==> flow/design.v <==
`timescale 1ns / 1ps
module divide_by12(
	input [5:0] numerator,   
	output reg [2:0] quotient, 
	output [3:0] remainder
);
reg [1:0] remainder3to2;
always @(numerator[5:2])
case(numerator[5:2])
	 0: begin quotient=0; remainder3to2=0; end
	 1: begin quotient=0; remainder3to2=1; end
	 2: begin quotient=0; remainder3to2=2; end
	 3: begin quotient=1; remainder3to2=0; end
	 4: begin quotient=1; remainder3to2=1; end
	 5: begin quotient=1; remainder3to2=2; end
	 6: begin quotient=2; remainder3to2=0; end
	 7: begin quotient=2; remainder3to2=1; end
	 8: begin quotient=2; remainder3to2=2; end
	 9: begin quotient=3; remainder3to2=0; end
	10: begin quotient=3; remainder3to2=1; end
	11: begin quotient=3; remainder3to2=2; end
	12: begin quotient=4; remainder3to2=0; end
	13: begin quotient=4; remainder3to2=1; end
	14: begin quotient=4; remainder3to2=2; end
	15: begin quotient=5; remainder3to2=0; end
endcase
assign remainder[1:0] = numerator[1:0];   
assign remainder[3:2] = remainder3to2;   
endmodule
`timescale 1ns / 1ps
module music(
	input clk,
	output reg speaker
);
reg [30:0] tone;
always @(posedge clk) tone <= tone+31'd1;
wire [7:0] fullnote;
music_ROM get_fullnote(.clk(clk), .address(tone[29:22]), .note(fullnote));
wire [2:0] octave;
wire [3:0] note;
divide_by12 get_octave_and_note(.numerator(fullnote[5:0]), .quotient(octave), .remainder(note));
reg [8:0] clkdivider;
always @*
case(note)
	 0: clkdivider = 9'd511; 
	 1: clkdivider = 9'd482; 
	 2: clkdivider = 9'd455; 
	 3: clkdivider = 9'd430; 
	 4: clkdivider = 9'd405; 
	 5: clkdivider = 9'd383; 
	 6: clkdivider = 9'd361; 
	 7: clkdivider = 9'd341; 
	 8: clkdivider = 9'd322; 
	 9: clkdivider = 9'd303; 
	10: clkdivider = 9'd286; 
	11: clkdivider = 9'd270; 
	default: clkdivider = 9'd0;
endcase
reg [8:0] counter_note;
reg [7:0] counter_octave;
always @(posedge clk) counter_note <= counter_note==0 ? clkdivider : counter_note-9'd1;
always @(posedge clk) if(counter_note==0) counter_octave <= counter_octave==0 ? 8'd255 >> octave : counter_octave-8'd1;
always @(posedge clk) if(counter_note==0 && counter_octave==0 && fullnote!=0 && tone[21:18]!=0) speaker <= ~speaker;
endmodule
`timescale 1ns / 1ps
module music_ROM(
	input clk,
	input [7:0] address,
	output reg [7:0] note
);
always @(posedge clk)
case(address)
	  0: note<= 8'd25;
	  1: note<= 8'd27;
	  2: note<= 8'd27;
	  3: note<= 8'd25;
	  4: note<= 8'd22;
	  5: note<= 8'd22;
	  6: note<= 8'd30;
	  7: note<= 8'd30;
	  8: note<= 8'd27;
	  9: note<= 8'd27;
	 10: note<= 8'd25;
	 11: note<= 8'd25;
	 12: note<= 8'd25;
	 13: note<= 8'd25;
	 14: note<= 8'd25;
	 15: note<= 8'd25;
	 16: note<= 8'd25;
	 17: note<= 8'd27;
	 18: note<= 8'd25;
	 19: note<= 8'd27;
	 20: note<= 8'd25;
	 21: note<= 8'd25;
	 22: note<= 8'd30;
	 23: note<= 8'd30;
	 24: note<= 8'd29;
	 25: note<= 8'd29;
	 26: note<= 8'd29;
	 27: note<= 8'd29;
	 28: note<= 8'd29;
	 29: note<= 8'd29;
	 30: note<= 8'd29;
	 31: note<= 8'd29;
	 32: note<= 8'd23;
	 33: note<= 8'd25;
	 34: note<= 8'd25;
	 35: note<= 8'd23;
	 36: note<= 8'd20;
	 37: note<= 8'd20;
	 38: note<= 8'd29;
	 39: note<= 8'd29;
	 40: note<= 8'd27;
	 41: note<= 8'd27;
	 42: note<= 8'd25;
	 43: note<= 8'd25;
	 44: note<= 8'd25;
	 45: note<= 8'd25;
	 46: note<= 8'd25;
	 47: note<= 8'd25;
	 48: note<= 8'd25;
	 49: note<= 8'd27;
	 50: note<= 8'd25;
	 51: note<= 8'd27;
	 52: note<= 8'd25;
	 53: note<= 8'd25;
	 54: note<= 8'd27;
	 55: note<= 8'd27;
	 56: note<= 8'd22;
	 57: note<= 8'd22;
	 58: note<= 8'd22;
	 59: note<= 8'd22;
	 60: note<= 8'd22;
	 61: note<= 8'd22;
	 62: note<= 8'd22;
	 63: note<= 8'd22;
	 64: note<= 8'd25;
	 65: note<= 8'd27;
	 66: note<= 8'd27;
	 67: note<= 8'd25;
	 68: note<= 8'd22;
	 69: note<= 8'd22;
	 70: note<= 8'd30;
	 71: note<= 8'd30;
	 72: note<= 8'd27;
	 73: note<= 8'd27;
	 74: note<= 8'd25;
	 75: note<= 8'd25;
	 76: note<= 8'd25;
	 77: note<= 8'd25;
	 78: note<= 8'd25;
	 79: note<= 8'd25;
	 80: note<= 8'd25;
	 81: note<= 8'd27;
	 82: note<= 8'd25;
	 83: note<= 8'd27;
	 84: note<= 8'd25;
	 85: note<= 8'd25;
	 86: note<= 8'd30;
	 87: note<= 8'd30;
	 88: note<= 8'd29;
	 89: note<= 8'd29;
	 90: note<= 8'd29;
	 91: note<= 8'd29;
	 92: note<= 8'd29;
	 93: note<= 8'd29;
	 94: note<= 8'd29;
	 95: note<= 8'd29;
	 96: note<= 8'd23;
	 97: note<= 8'd25;
	 98: note<= 8'd25;
	 99: note<= 8'd23;
	100: note<= 8'd20;
	101: note<= 8'd20;
	102: note<= 8'd29;
	103: note<= 8'd29;
	104: note<= 8'd27;
	105: note<= 8'd27;
	106: note<= 8'd25;
	107: note<= 8'd25;
	108: note<= 8'd25;
	109: note<= 8'd25;
	110: note<= 8'd25;
	111: note<= 8'd25;
	112: note<= 8'd25;
	113: note<= 8'd27;
	114: note<= 8'd25;
	115: note<= 8'd27;
	116: note<= 8'd25;
	117: note<= 8'd25;
	118: note<= 8'd32;
	119: note<= 8'd32;
	120: note<= 8'd30;
	121: note<= 8'd30;
	122: note<= 8'd30;
	123: note<= 8'd30;
	124: note<= 8'd30;
	125: note<= 8'd30;
	126: note<= 8'd30;
	127: note<= 8'd30;
	128: note<= 8'd27;
	129: note<= 8'd27;
	130: note<= 8'd27;
	131: note<= 8'd27;
	132: note<= 8'd30;
	133: note<= 8'd30;
	134: note<= 8'd30;
	135: note<= 8'd27;
	136: note<= 8'd25;
	137: note<= 8'd25;
	138: note<= 8'd22;
	139: note<= 8'd22;
	140: note<= 8'd25;
	141: note<= 8'd25;
	142: note<= 8'd25;
	143: note<= 8'd25;
	144: note<= 8'd23;
	145: note<= 8'd23;
	146: note<= 8'd27;
	147: note<= 8'd27;
	148: note<= 8'd25;
	149: note<= 8'd25;
	150: note<= 8'd23;
	151: note<= 8'd23;
	152: note<= 8'd22;
	153: note<= 8'd22;
	154: note<= 8'd22;
	155: note<= 8'd22;
	156: note<= 8'd22;
	157: note<= 8'd22;
	158: note<= 8'd22;
	159: note<= 8'd22;
	160: note<= 8'd20;
	161: note<= 8'd20;
	162: note<= 8'd22;
	163: note<= 8'd22;
	164: note<= 8'd25;
	165: note<= 8'd25;
	166: note<= 8'd27;
	167: note<= 8'd27;
	168: note<= 8'd29;
	169: note<= 8'd29;
	170: note<= 8'd29;
	171: note<= 8'd29;
	172: note<= 8'd29;
	173: note<= 8'd29;
	174: note<= 8'd29;
	175: note<= 8'd29;
	176: note<= 8'd30;
	177: note<= 8'd30;
	178: note<= 8'd30;
	179: note<= 8'd30;
	180: note<= 8'd29;
	181: note<= 8'd29;
	182: note<= 8'd27;
	183: note<= 8'd27;
	184: note<= 8'd25;
	185: note<= 8'd25;
	186: note<= 8'd23;
	187: note<= 8'd20;
	188: note<= 8'd20;
	189: note<= 8'd20;
	190: note<= 8'd20;
	191: note<= 8'd20;
	192: note<= 8'd25;
	193: note<= 8'd27;
	194: note<= 8'd27;
	195: note<= 8'd25;
	196: note<= 8'd22;
	197: note<= 8'd22;
	198: note<= 8'd30;
	199: note<= 8'd30;
	200: note<= 8'd27;
	201: note<= 8'd27;
	202: note<= 8'd25;
	203: note<= 8'd25;
	204: note<= 8'd25;
	205: note<= 8'd25;
	206: note<= 8'd25;
	207: note<= 8'd25;
	208: note<= 8'd25;
	209: note<= 8'd27;
	210: note<= 8'd25;
	211: note<= 8'd27;
	212: note<= 8'd25;
	213: note<= 8'd25;
	214: note<= 8'd30;
	215: note<= 8'd30;
	216: note<= 8'd29;
	217: note<= 8'd29;
	218: note<= 8'd29;
	219: note<= 8'd29;
	220: note<= 8'd29;
	221: note<= 8'd29;
	222: note<= 8'd29;
	223: note<= 8'd29;
	224: note<= 8'd23;
	225: note<= 8'd25;
	226: note<= 8'd25;
	227: note<= 8'd23;
	228: note<= 8'd20;
	229: note<= 8'd20;
	230: note<= 8'd29;
	231: note<= 8'd29;
	232: note<= 8'd27;
	233: note<= 8'd27;
	234: note<= 8'd25;
	235: note<= 8'd25;
	236: note<= 8'd25;
	237: note<= 8'd25;
	238: note<= 8'd25;
	239: note<= 8'd25;
	240: note<= 8'd25;
	241: note<= 8'd0;
	242: note<= 8'd00;
	default: note <= 8'd0;
endcase
endmodule
* From RTL to reports: music
Tool output for the design above, in the order of the flow.
Line numbers count from 1 in the design file above.
Not given: -
- Top module :: music
- Clock port :: clk
- Library :: sky130hd
- Library corner :: tt_025C_1v80

* After elaboration
Counts by Yosys on the flattened word-level netlist (proc, flatten, opt, wreduce; memories kept). Register bits leave out memories and registers merged into their read ports (data or address); mux counts leave out enables and synchronous resets folded into registers. Print and check cells are left out. Cells with the same type and inputs are merged into one.
Memory sizes are those after Yosys's memory passes, which may raise the word count (mostly to a power of two), join words into wider ones and drop unused or constant bits.
- Flip-flop bits (word level) :: 57
- ROM bits :: 1760
- Clocked read ports x word width :: 6
- Memory cells :: 3
- Input port bits :: 1
- Output and inout bits :: 1
- Cells after elaboration :: 22
- Add/sub/neg operators :: 3
- Shifts and indexed selects :: 1
- Muxes and demuxes :: 2
- Bitwise logic cells :: 1
- Reductions and logical operators :: 7
** Memory list
- (no name shown) :: depth 256, width 6, read ports 1, write ports 0, RTL line 72 : case(address)
- (no name shown) :: depth 16, width 9, read ports 1, write ports 0, RTL line 44 : case(note)
- (no name shown) :: depth 16, width 5, read ports 1, write ports 0, RTL line 9 : case(numerator[5:2])
** Operator list (count)
- 31-bit by 1-bit adder with 31-bit output with constant B :: 1
- 9-bit by 1-bit subtractor with 9-bit output with constant B :: 1
- 9-bit zero test :: 1
- 9-bit two-way mux :: 1
- 8-bit by 1-bit subtractor with 8-bit output with constant B :: 1
- 8-bit by 3-bit right shift with 8-bit output with constant A :: 1
- 8-bit zero test :: 1
- 8-bit nonzero test :: 1
- 8-bit two-way mux :: 1
- 4-bit nonzero test :: 1
- 1-bit logical AND :: 3
- 1-bit inverter :: 1

* Logic depth
Depth = most cells in a row (Yosys ltp): at word level without a register or memory, in the mapped netlist without a sequential cell, where the memories' decode and read muxes count.
- Depth after elaboration :: 4
- ABC_AREA :: 0
- Depth in mapped cells :: 8
- Mapped depth without buffers :: 8

* After synthesis
Source: synth_stat.txt of the flow (Yosys; design flattened, memories mapped). It holds for the ABC_AREA given above (unset counts as 0); a run with the other value may have another netlist.
- Cell count :: 364
- Synthesis area :: 3263.1 um^2
- Sequential part of the area :: 1171.1 um^2
- Flip-flops :: 54
- Buffer cells :: 14
** Cells by type (count)
- sky130_fd_sc_hd__dfxtp_1 :: 45
- sky130_fd_sc_hd__ha_1 :: 22
- sky130_fd_sc_hd__edfxtp_1 :: 9
- sky130_fd_sc_hd__xnor2_1 :: 25
- sky130_fd_sc_hd__nand2_1 :: 33
- sky130_fd_sc_hd__xor2_1 :: 13
- sky130_fd_sc_hd__inv_1 :: 24
- sky130_fd_sc_hd__nor2_1 :: 24
- sky130_fd_sc_hd__a21oi_1 :: 17
- sky130_fd_sc_hd__mux2i_1 :: 8
- sky130_fd_sc_hd__nand3_1 :: 15
- sky130_fd_sc_hd__o21ai_0 :: 14
- sky130_fd_sc_hd__clkbuf_8 :: 4
- sky130_fd_sc_hd__a31oi_1 :: 7
- sky130_fd_sc_hd__nand4_1 :: 7
- sky130_fd_sc_hd__nor4_1 :: 7
- sky130_fd_sc_hd__nor4_4 :: 2
- sky130_fd_sc_hd__nor3_1 :: 8
Other cell types: 35; their cells: 80.
The figures by module come from a second, unflattened synthesis with its own total; it is not the netlist above.
- Cell total of the unflattened synthesis :: 381
- Area (unflattened synthesis) :: 3306.9 um^2
Each row is one instance without its submodules.
** Modules
- music :: times used 1, cells 248, area 2314.7 um^2
- music_ROM :: times used 1, cells 110, area 825.8 um^2
- divide_by12 :: times used 1, cells 23, area 166.4 um^2

* Path before layout
OpenSTA on the mapped netlist: ideal clock, no wires. The path of least setup slack (recovery checks aside). Input and output delay are each 20% of the period. Register names are those of the netlist, which keeps one name where synthesis merged equal registers.
- Kind :: register to register
- Start :: register get_fullnote.note[2]
- End :: register counter_note[5]
- Period :: 1790 ps
- Arrival time :: 1820 ps
- Data required time :: 1710 ps
- Setup slack :: -111 ps
- Path delay :: 1900 ps
- Stages on the path :: 7
- Buffers on the path :: 0
- Synthesis period reached :: 1901 ps
"path delay" = arrival - input delay + setup time.
"stages on the path" counts driving pins, that of a launching flip-flop among them; a cell with two outputs on the path counts twice.
"synthesis period reached" is the clock period less the worst setup slack; recovery checks do not enter. This is arithmetic on one report: input and output delays are still those of the set period (20% each).
Between the ends stands the longest chain of elaborated cells between them, by number of cells; it is not shown to be the way that was timed. Of several equally long chains one is given.
A line is the first line of the expression or statement that the cell stems from. Yosys adds cells for indexed reads and writes and turns some case tables into memories.
The chain passes a memory read, where the word-level depth is cut; so it can be longer than that depth.
At most two assigning lines are given for a register; there are more.
- Cell sequence :: sky130_fd_sc_hd__dfxtp_1 sky130_fd_sc_hd__inv_1 sky130_fd_sc_hd__ha_1 sky130_fd_sc_hd__or4b_2 sky130_fd_sc_hd__o311ai_0 sky130_fd_sc_hd__a21oi_1 sky130_fd_sc_hd__a22oi_1
- Length of the longest elaborated chain :: 3
** RTL lines, path after synthesis
- start: declaration :: RTL line 69 : output reg [7:0] note
- start: assignment :: RTL line 73 : 0: note<= 8'd25;
- start: assignment :: RTL line 74 : 1: note<= 8'd27;
- memory read 16 x 5 bit :: RTL line 9 : case(numerator[5:2])
- memory read 16 x 9 bit :: RTL line 44 : case(note)
- 9-bit two-way mux :: RTL line 61 : always @(posedge clk) counter_note <= counter_note==0 ? clkdivider : counter_note-9'd1;
- end: assignment :: RTL line 61
- end: declaration :: RTL line 59 : reg [8:0] counter_note;

* Path in the finished layout
From the final timing report of entry B: the path of least setup slack in the routed layout; clock arrival at registers is part of the times.
The report prints the path's times to 10 ps; the period is as set.
- Kind :: register to register
- Start :: register counter_note[0]
- End :: register speaker
- Period :: 2070 ps
- Arrival time :: 1770 ps
- Data required time :: 2070 ps
- Setup slack :: 300 ps
- Stages on the path :: 7
- Buffers on the path :: 0
Between the ends stands the longest chain of elaborated cells between them, by number of cells; it is not shown to be the way that was timed. Of several equally long chains one is given.
- Cell sequence :: sky130_fd_sc_hd__dfxtp_1 sky130_fd_sc_hd__inv_1 sky130_fd_sc_hd__ha_2 sky130_fd_sc_hd__inv_1 sky130_fd_sc_hd__nor4_2 sky130_fd_sc_hd__nand2_1 sky130_fd_sc_hd__nor4_2
- Length of the longest elaborated chain :: 4
** RTL lines, path after layout
- start: declaration :: RTL line 59 : reg [8:0] counter_note;
- start: assignment :: RTL line 61 : always @(posedge clk) counter_note <= counter_note==0 ? clkdivider : counter_note-9'd1;
- 9-bit zero test :: RTL line 63 : always @(posedge clk) if(counter_note==0 && counter_octave==0 && fullnote!=0 && tone[21:18]!=0) speaker <= ~sp ...
- 1-bit logical AND x3 :: RTL line 63
- end: assignment :: RTL line 63
- end: declaration :: RTL line 33 : output reg speaker

## Implementation results

Flow measurements of music on sky130hd: 2 stored runs with different settings, listed in no order. Input and output delays are each 20% of the period that was set; the output load is 0.01 pF.
"period reached": clock period set for the run, less the worst setup slack. It is reckoned from that one timing run; input and output delays stay at 20% of the period that was set.
By "worst path time" is meant the share of the clock period that the worst setup path is allowed (20% is reserved at inputs, 20% at outputs), minus its slack. Clock arrival times at its registers enter into it.
"worst path time" is known to 10 ps.

* Entry A
** Files
==> flow/run.sh <==
#!/bin/bash
# the make line also repeats the synthesis and layout settings of config.mk as NAME=value (left out here)
make -C /OpenROAD-flow-scripts/flow DESIGN_CONFIG=/design/flow/config.mk WORK_HOME=/design/flow/orfs CLKGATE_MAP_FILE= finish
==> flow/config.mk <==
export PLATFORM = sky130hd
export DESIGN_NAME = music
export DESIGN_NICKNAME = music
export VERILOG_FILES = /design/flow/design.v
export SDC_FILE = /design/flow/constraint.sdc
export NUM_CORES = 4
export LEC_CHECK = 0
export CAP_MARGIN = 20
export CELL_PAD_IN_SITES_DETAIL_PLACEMENT = 1
export CELL_PAD_IN_SITES_GLOBAL_PLACEMENT = 3
export CORE_ASPECT_RATIO = 0.69
export CORE_MARGIN = 9
export CORE_UTILIZATION = 47
export CTS_CLUSTER_DIAMETER = 371
export GPL_ROUTABILITY_DRIVEN = 1
export HOLD_SLACK_MARGIN = 0.09
export MAX_ROUTING_LAYER = met4
export MIN_ROUTING_LAYER = met2
export PLACE_DENSITY_LB_ADDON = 0.24
export SETUP_SLACK_MARGIN = 0.7
export SLEW_MARGIN = 20
==> flow/constraint.sdc <==
create_clock -name core_clock -period 2.72 [get_ports {clk}]
set_input_delay 0.5440 -clock core_clock [delete_from_list [all_inputs] [get_ports {clk}]]
set_output_delay 0.5440 -clock core_clock [all_outputs]
set_load 0.01 [all_outputs]
** Results
Unfinished; error FLW-0024 in placement.

* Entry B
** Files
==> flow/run.sh <==
#!/bin/bash
# the make line also repeats the synthesis and layout settings of config.mk as NAME=value (left out here)
make -C /OpenROAD-flow-scripts/flow DESIGN_CONFIG=/design/flow/config.mk WORK_HOME=/design/flow/orfs CLKGATE_MAP_FILE= finish
==> flow/config.mk <==
export PLATFORM = sky130hd
export DESIGN_NAME = music
export DESIGN_NICKNAME = music
export VERILOG_FILES = /design/flow/design.v
export SDC_FILE = /design/flow/constraint.sdc
export NUM_CORES = 4
export LEC_CHECK = 0
export CAP_MARGIN = 20
export CORE_MARGIN = 2
export CORE_UTILIZATION = 40
export SETUP_SLACK_MARGIN = 0.22
export SLEW_MARGIN = 20
==> flow/constraint.sdc <==
create_clock -name core_clock -period 2.07 [get_ports {clk}]
set_input_delay 0.4140 -clock core_clock [delete_from_list [all_inputs] [get_ports {clk}]]
set_output_delay 0.4140 -clock core_clock [all_outputs]
set_load 0.01 [all_outputs]
** Results
- Worst path time :: 1770 ps
- Class of the worst setup path :: register to register
- Post-route utilization :: 0.47
- Worst setup slack after layout :: 300 ps
- Period reached :: 1770 ps
- Area of the synthesized netlist :: 3263.1 um^2
- Area of the standard cells in the finished layout :: 3672.3 um^2
- Full die area :: 8896.3 um^2
