==> flow/design.v <==
`timescale 1ns / 1ps
module segdisplay(
	input wire segclk,		 
	input wire clr,			 
	output reg [6:0] seg,	 
	output reg [3:0] an,		 
	input score0,
	input score1,
	input score2,
	input score3,
	input score4,
	input score5,
	input score6,
	input score7,
	input score8,
	input score9,
	input score10,
	input score11,
	input score12,
	input score13,
	input score14
	);
parameter NINE 	= 7'b0011000;
parameter EIGHT = 7'b0000000;
parameter SEVEN = 7'b1111000;
parameter SIX 	= 7'b0000010;
parameter FIVE 	= 7'b0010010;
parameter FOUR 	= 7'b0011001;
parameter THREE = 7'b0110000;
parameter TWO 	= 7'b0100100;
parameter ONE 	= 7'b1111001;
parameter ZERO 	= 7'b1000000;
reg [14:0] score;
reg [3:0] digit0;
reg [3:0] digit1;
reg [3:0] digit2;
reg [3:0] digit3;
reg [2:0] display_clk;
initial
begin
	score <= 0;
	display_clk <= 0;
end
always @(posedge segclk or posedge clr)
begin
	if (clr == 1)
	begin
		an <= 4'b0000;
		seg <= ZERO;
		score <= 0;
	end
	else 
	begin
		score[0] <= score0;
		score[1] <= score1;
		score[2] <= score2;
		score[3] <= score3;
		score[4] <= score4;
		score[5] <= score5;
		score[6] <= score6;
		score[7] <= score7;
		score[8] <= score8;
		score[9] <= score9;
		score[10] <= score10;
		score[11] <= score11;
		score[12] <= score12;
		score[13] <= score13;
		score[14] <= score14;
		digit0 <= (score % 10);
		digit1 <= (score/10 % 10);
		digit2 <= (score/100 % 10);
		digit3 <= (score/1000);
		if (score >= 9999)
			score <= 9999;
		if (display_clk == 0)
		begin
			an <= 'b1110;
			case(digit0)
				0: seg <= ZERO;
				1: seg <= ONE;
				2: seg <= TWO;
				3: seg <= THREE;
				4: seg <= FOUR;
				5: seg <= FIVE;
				6: seg <= SIX;
				7: seg <= SEVEN;
				8: seg <= EIGHT;
				9: seg <= NINE;
			endcase
		end
		else if (display_clk == 1)
		begin
			an <= 'b1101;
			case(digit1)
				0: seg <= ZERO;
				1: seg <= ONE;
				2: seg <= TWO;
				3: seg <= THREE;
				4: seg <= FOUR;
				5: seg <= FIVE;
				6: seg <= SIX;
				7: seg <= SEVEN;
				8: seg <= EIGHT;
				9: seg <= NINE;
			endcase
		end
		else if (display_clk == 2)
		begin
			an <= 'b1011;
			case(digit2)
				0: seg <= ZERO;
				1: seg <= ONE;
				2: seg <= TWO;
				3: seg <= THREE;
				4: seg <= FOUR;
				5: seg <= FIVE;
				6: seg <= SIX;
				7: seg <= SEVEN;
				8: seg <= EIGHT;
				9: seg <= NINE;
			endcase
		end
		else if (display_clk == 3)
		begin
			an <= 'b0111;
			case(digit3)
				0: seg <= ZERO;
				1: seg <= ONE;
				2: seg <= TWO;
				3: seg <= THREE;
				4: seg <= FOUR;
				5: seg <= FIVE;
				6: seg <= SIX;
				7: seg <= SEVEN;
				8: seg <= EIGHT;
				9: seg <= NINE;
			endcase
		end
		display_clk <= display_clk + 1;
		if (display_clk == 4)
			display_clk <= 0;
	end
end
endmodule
; ---- From RTL to reports: segdisplay
; What the tools print for segdisplay, step after step.
; Line numbers count from 1 in the design file above.
; Operators carry their Yosys type and port widths (W data, S select, Z words).
; Cell names lack the library's common part.
; The mark n/a stands for no value.
[inputs]
top = segdisplay
clock = segclk
library = sky130hd
lib_corner = tt_025C_1v80

; ---- Elaborated design
; Counts by Yosys on the flattened word-level netlist (proc, flatten, opt, wreduce; memories kept). Register bits leave out memories and registers merged into their read ports (data or address). Print and check cells are left out. Cells with the same type and inputs are merged into one.
[classes]
addsub = 1
n_div = 6
cmp = 1
eq_ne = 43
muxes = 27
reduce_and_logical = 8
[ops]
columns = operator, n
row1 = $div A15 B10 Y32 const B, 1
row2 = $pmux W7 S10, 4
row3 = $mod A32 B4 Y32 const B, 2
row4 = $div A15 B7 Y32 const B, 1
row5 = $div A15 B4 Y32 const B, 1
row6 = $mod A15 B4 Y32 const B, 1
row7 = $eq A4 B3 Y1 const B, 16
row8 = $eq A4 B2 Y1 const B, 8
row9 = $eq A4 B4 Y1 const B, 8
row10 = $mux W7, 4
row11 = $eq A4 B1 Y1 const B, 4
row12 = $logic_not A4 Y1, 4
row13 = $mux W4, 4
row14 = $ge A15 B14 Y1 const B, 1
row15 = $mux W1, 15
row16 = $ne A13 B3 Y1 const B, 1
row17 = $reduce_bool A13 Y1, 1
row18 = $ne A12 B2 Y1 const B, 1
row19 = $ne A11 B1 Y1 const B, 1
row20 = $eq A3 B2 Y1 const B, 2
row21 = $reduce_and A5 Y1, 1
row22 = $reduce_bool A4 Y1, 1
row23 = $add A3 B1 Y3 const B, 1
row24 = $eq A3 B1 Y1 const B, 1
row25 = $eq A3 B3 Y1 const B, 1
row26 = $logic_not A3 Y1, 1
[bits]
regBits = 45
in_bits = 17
out_inout_bits = 11

; ---- Logic depth
; Yosys ltp: most cells in a row. Word level: on the elaborated netlist, between registers, memories and ports. Mapped: between sequential cells and ports; inverters and the memories' decode and read muxes count.
[depth]
word_depth = 6
abc_area = 0
mapped_depth = 37
ltp_nobuf = 32

; ---- Synthesis result
; Yosys stat after the flow's synthesis: flattened, memories mapped to cells. It holds for the ABC_AREA given above (unset counts as 0); a run with the other value may have another netlist.
[mapped]
cell_count = 1361
synth_area_um2 = 9436.6
sequential_area_um2 = 1222.4
ffs = 45
buf_cells = 92
[types]
columns = cell_type, n, area_total_um2
row1 = dfrtp_1, 25, 625.6
row2 = edfxtp_1, 19, 570.547
row3 = xnor2_1, 62, 543.021
row4 = nand2_1, 138, 517.997
row5 = o21ai_0, 102, 510.49
row6 = a21oi_1, 97, 485.466
row7 = nor2_1, 117, 439.171
row8 = nor3_1, 51, 255.245
row9 = nand3_1, 48, 240.23
row10 = clkbuf_1, 60, 225.216
row11 = mux2i_1, 20, 200.192
row12 = a31oi_1, 31, 193.936
row13 = nand2b_1, 28, 175.168
row14 = a211oi_1, 22, 165.158
row15 = o211ai_1, 22, 165.158
row16 = inv_1, 43, 161.405
row17 = o31ai_1, 21, 157.651
row18 = ha_1, 12, 150.144
; Other cell types: 101; their cells: 443.

; ---- Timing after synthesis
; Path of least setup slack by OpenSTA after synthesis, without wires, with an ideal clock, recovery checks aside; 20% of the period is set as input and as output delay. Where synthesis merged equal registers, the netlist keeps one of their names.
[synth_path]
path_kind = flip-flop to flip-flop
startpoint = reg (name not given)
endpoint = reg digit2[3]
clock_period_ns = 8.24
launch_ns = 0.000
arrival_ns = 8.100
t_required_ns = 8.088
slack_ns = -0.011
path_delay_ns = 8.252
driving_pins = 36
path_buffers = 4
period_less_setup_slack_ns = 8.251
; "path_delay_ns" is the arrival time less input delay plus setup time.
; "driving_pins" counts driving pins, that of a launching flip-flop among them; a cell with two outputs on the path counts twice.
; "period_less_setup_slack_ns" is the clock period less the worst setup slack; recovery checks do not enter. This is arithmetic on one report: input and output delays are still those of the set period (20% each).
; The rows between start and end are the longest chain of elaborated cells between them; the timing report does not say that the signal goes this way. Where chains are equally long, one stands for them.
; A line is the first line of the expression or statement that the cell stems from. Yosys adds cells for indexed reads and writes and turns some case tables into memories.
[synth_via]
cell_sequence = dfrtp_1 -> buf_2 -> inv_2 -> clkbuf_1 -> nor2_1 -> ha_1 -> o41a_1 -> or2_2 -> buf_2 -> o31ai_1 -> a211oi_1 -> or3_1 -> a21oi_1 -> o211ai_1 -> a311oi_1 -> o21ai_1 -> o2111ai_1 -> a31oi_1 -> maj3_1 -> a31oi_1 -> o21a_1 -> buf_2 -> mux2i_1 -> xnor2_1 -> o211a_1 -> a21boi_2 -> o21ai_0 -> nand2_1 -> a32o_1 -> o22ai_1 -> inv_1 -> ha_1 -> o211ai_1 -> nor2_1 -> o2bb2ai_1 -> a31oi_1
elab_chain_len = 2
cells_between = 2
classes_between = div: 2
[synth_rtl]
columns = item, line
row1 = from (decl), 33
row2 = from (assign), 50
row3 = from (assign), 67
row4 = $div A15 B7 Y32, 71
row5 = $mod A32 B4 Y32, 71
row6 = to (assign), 71
row7 = to (decl), 36  ; reg [3:0] digit2;

; ---- Worst path after layout
; From the final timing report of record 1: the path of least setup slack in the routed layout; clock arrival at registers is part of the times.
[layout_path]
path_kind = flip-flop to flip-flop
startpoint = reg (name not given)
endpoint = reg digit1[3]
clock_period_ns = 9.76
launch_ns = 0.31
arrival_ns = 8.47
t_required_ns = 9.82
slack_ns = 1.35
driving_pins = 32
path_buffers = 2
; The rows between start and end are the longest chain of elaborated cells between them; the timing report does not say that the signal goes this way. Where chains are equally long, one stands for them.
[layout_via]
cell_sequence = dfrtp_1 -> nor2_4 -> inv_2 -> ha_4 -> nor4bb_1 -> a2111o_1 -> a211o_4 -> a221oi_1 -> a41oi_1 -> a221o_1 -> a21oi_4 -> or2_4 -> a222oi_1 -> a21oi_2 -> buf_4 -> o211ai_1 -> a221oi_4 -> nand3_2 -> nor3_4 -> a21boi_4 -> or4_4 -> o21ai_4 -> nor2_4 -> buf_4 -> nor4_4 -> o221ai_2 -> or3_4 -> nor3_4 -> o21ai_1 -> a221o_1 -> nor2b_4 -> xnor2_2
elab_chain_len = 2
cells_between = 2
classes_between = div: 2
[layout_rtl]
columns = item, line
row1 = from (decl), 33
row2 = from (assign), 50
row3 = from (assign), 67
row4 = $div A15 B4 Y32, 70
row5 = $mod A32 B4 Y32, 70
row6 = to (assign), 70
row7 = to (decl), 35  ; reg [3:0] digit1;

; Top module segdisplay; platform sky130hd; tools Yosys and OpenROAD; 2 stored runs in no particular order. Input and output delays are each 20% of the period that was set; the output load is 0.01 pF.
; "period_reached_ns" = clock period - worst setup slack. The figure is calculated, with input and output delays left at 20% of the set period.
; "worst_path_ns": the worst setup path's part of the clock period (all of it between registers, 20% less for each end at a port) less its slack. A launch clock that arrives late makes it longer, a capture clock that arrives late makes it shorter.
; "power_uw" is the tool's figure for a default switching activity; nothing was simulated.

[record 1: settings]
period_ns = 9.76
CORE_UTILIZATION = 47
SETUP_SLACK_MARGIN = 1.32
PLACE_DENSITY_LB_ADDON = 0.14
CORE_ASPECT_RATIO = 0.71
CTS_CLUSTER_SIZE = 23
MIN_ROUTING_LAYER = met1
MAX_ROUTING_LAYER = met4
CAP_MARGIN = 20
CORE_MARGIN = 2
SLEW_MARGIN = 20
[record 1: results]
worst_path_ns = 8.41
critical_path_kind = flip-flop to flip-flop
power_uw = 573
timing.setup.tns_ns = 0.000
synthesis_area_um2 = 9436.6
post_route_util_frac = 0.596
post_route_stdcell_area_um2 = 11674.9
period_reached_ns = 8.407
total_die_area_um2 = 21243.7
ws_setup_ns = 1.353

[record 2: settings]
period_ns = 9.6
CAP_MARGIN = 20
CORE_MARGIN = 2
CORE_UTILIZATION = 40
SLEW_MARGIN = 20
[record 2: results]
worst_path_ns = 9.02
critical_path_kind = flip-flop to flip-flop
power_uw = 571.2
timing.setup.tns_ns = 0.000
synthesis_area_um2 = 9436.6
post_route_util_frac = 0.442
post_route_stdcell_area_um2 = 10309.9
period_reached_ns = 9.021
total_die_area_um2 = 24836.2
ws_setup_ns = 0.579
